==> flow/design.v <==
module hpi_io_intf( input        Clk, Reset,
                    input [1:0]  from_sw_address,
                    output[15:0] from_sw_data_in,
                    input [15:0] from_sw_data_out,
                    input        from_sw_r,from_sw_w,from_sw_cs,
                    inout [15:0] OTG_DATA,
                    output[1:0]  OTG_ADDR,
                    output       OTG_RD_N, OTG_WR_N, OTG_CS_N, OTG_RST_N
                   );
logic [15:0] from_sw_data_out_buffer;
assign OTG_DATA = (~OTG_WR_N) ? from_sw_data_out_buffer : 16'bZ;
assign OTG_RST_N = ~Reset;
always_ff @ (posedge Clk)
begin
    if(Reset)
    begin
        from_sw_data_out_buffer <= 16'b0;
        OTG_ADDR                <= 2'b0;
        OTG_RD_N                <= 1'b1;
        OTG_WR_N                <= 1'b1;
        OTG_CS_N                <= 1'b1;
        from_sw_data_in         <= 16'b0;
    end
    else 
    begin
        from_sw_data_out_buffer <= from_sw_data_out;
        OTG_ADDR                <= from_sw_address;
        OTG_RD_N                <= from_sw_r;
        OTG_WR_N                <= from_sw_w;
        OTG_CS_N                <= from_sw_cs;
        from_sw_data_in         <= OTG_DATA;
    end
end
endmodule 
; ---- Step by step through the tools: hpi_io_intf
; Tool output for the design above, in the order of the flow.
; Lines are those of the file above, counted from 1.
; The mark -- stands for no value.
[design]
design = hpi_io_intf
clock = Clk
lib = sky130hd
pvt_corner = tt_025C_1v80

; ---- Word-level counts
; Counts by Yosys on the flattened word-level netlist (proc, flatten, opt, wreduce; memories kept). Register bits leave out memories and registers merged into their read ports (data or address); mux counts leave out enables and synchronous resets folded into registers. Print and check cells are left out. Cells with the same type and inputs are merged into one.
[word_totals]
ff_bits = 37
latch_bits = 0
mem_bits_rw = 0
rom_bits = 0
clocked_rd_ports_x_width = 0
memories = 0
in_bits = 23
output_inout_bits = 38
wordCells = 8
[op_classes]
add_sub_neg = 0
n_mul = 0
div = 0
cmp = 0
n_eq = 0
n_shift = 0
mux = 1
n_logic = 1
n_reduce_logical = 0
[ops]
columns = cell, count
row1 = two-way mux 16 bit, 1
row2 = NOT 1 bit, 1

; ---- Longest topological paths
; Yosys ltp: most cells in a row. Word level: on the elaborated netlist, between registers, memories and ports. Mapped: between sequential cells and ports; inverters and the memories' decode and read muxes count.
[logic_depth]
word_depth = 1
ABC_AREA = 0
mapped_depth = 3
depth_no_buf = 1

; ---- Synthesis result
; Source: synth_stat.txt of the flow (Yosys; design flattened, memories mapped). It holds for the ABC_AREA given above (unset counts as 0); a run with the other value may have another netlist.
[types]
columns = type, count, type_area_um2
row1 = sky130_fd_sc_hd__dfxtp_1, 37, 740.71
row2 = sky130_fd_sc_hd__nor2b_1, 34, 212.704
row3 = sky130_fd_sc_hd__buf_6, 3, 33.782
row4 = sky130_fd_sc_hd__or2_1, 3, 18.768
row5 = sky130_fd_sc_hd__buf_2, 1, 5.005
row6 = sky130_fd_sc_hd__inv_1, 1, 3.754
[mapped]
cells = 79
mapped_area_um2 = 1014.7
seq_area_um2 = 740.7
ffs = 37
buf_cells = 4

; ---- Timing after synthesis
; Source: OpenSTA report_checks on the synthesized netlist (no wires, ideal clock, input and output delay 20% of the period each), path of least setup slack; recovery checks are left aside. Register names are those of the netlist, which keeps one name where synthesis merged equal registers.
[synth_path]
kind = in2reg
start = input Reset
end = register OTG_CS_N
clock_period_ns = 0.599
in_delay_ns = 0.120
t_arrival_ns = 0.472
t_required_ns = 0.479
slack_ns = 0.007
path_delay_ns = 0.472
driving_pins = 2
path_buffers = 1
period_less_setup_slack_ns = 0.592
; "path_delay_ns" = arrival - input delay + setup time.
; "driving_pins": output pins that drive a net of the path, with the launching flip-flop's if there is one; two outputs of one cell count as two.
; "period_less_setup_slack_ns" = period - worst setup slack (recovery checks aside). The figure is calculated, with input and output delays left at 20% of the set period.
[synth_via]
path_cell_list = sky130_fd_sc_hd__buf_2 > sky130_fd_sc_hd__or2_1
elab_chain_cells = 0
[synth_lines]
columns = item, line_no
row1 = from (decl), 1  ; module hpi_io_intf( input        Clk, Reset,
row2 = to (assign), 21  ; OTG_CS_N                <= 1'b1;
row3 = to (assign), 30  ; OTG_CS_N                <= from_sw_cs;
row4 = to (decl), 8  ; output       OTG_RD_N, OTG_WR_N, OTG_CS_N, OTG_RST_N

; ---- Worst path after layout
; From the final timing report of run 1: the path of least setup slack in the routed layout; clock arrival at registers is part of the times.
[layout_path]
kind = reg2out
start = register OTG_ADDR[1]
end = output OTG_ADDR[1]
clock_period_ns = 0.41
output_delay_ns = 0.08
t_arrival_ns = 0.76
t_required_ns = 0.33
slack_ns = -0.43
driving_pins = 2
path_buffers = 1
[layout_via]
path_cell_list = sky130_fd_sc_hd__dfxtp_2 > sky130_fd_sc_hd__buf_6
elab_chain_cells = 0
[layout_lines]
columns = item, line_no
row1 = from (decl), 7  ; output[1:0]  OTG_ADDR,
row2 = from (assign), 18  ; OTG_ADDR                <= 2'b0;
row3 = from (assign), 27  ; OTG_ADDR                <= from_sw_address;
row4 = to (decl), 7

; 2 stored runs of hpi_io_intf in the flow (synthesis by Yosys, layout by OpenROAD, sky130hd cells), in arbitrary order. Constraints: input delay and output delay 20% of the set period each, output load 0.01 pF.
; "achieved_clock_period_ns" = clock period - worst setup slack. The figure is calculated, with input and output delays left at 20% of the set period.
; "power_mw" is the tool's figure for a default switching activity; nothing was simulated.

[run 1: settings]
period_ns = 0.41
CORE_UTILIZATION = 35
SETUP_SLACK_MARGIN = 0.07
PLACE_DENSITY_LB_ADDON = 0.26
HOLD_SLACK_MARGIN = -0.09
TNS_END_PERCENT = 65
GPL_TIMING_DRIVEN = 0
GPL_ROUTABILITY_DRIVEN = 0
CTS_CLUSTER_DIAMETER = 285
MAX_ROUTING_LAYER = met4
CAP_MARGIN = 20
CORE_MARGIN = 2
SLEW_MARGIN = 20
[run 1: results]
power_mw = 6.268
yosys_chip_area_um2 = 1014.7
achieved_clock_period_ns = 0.844
setup_ws_ns = -0.434
dieArea_um2 = 3346.0
holdWs_ns = -0.119
setup_tns_ns = -17.290
utilization_frac = 0.56

[run 2: settings]
period_ns = 0.63
CORE_UTILIZATION = 70
SETUP_SLACK_MARGIN = -0.0
PLACE_DENSITY = 0.49
CELL_PAD_IN_SITES_GLOBAL_PLACEMENT = 0
CELL_PAD_IN_SITES_DETAIL_PLACEMENT = 1
ABC_AREA = 0
GPL_ROUTABILITY_DRIVEN = 1
SLEW_MARGIN = 30
MIN_ROUTING_LAYER = met1
MAX_ROUTING_LAYER = met5
CAP_MARGIN = 20
CORE_MARGIN = 2
[run 2: results]
outcome = incomplete, placement halted on GPL-0301
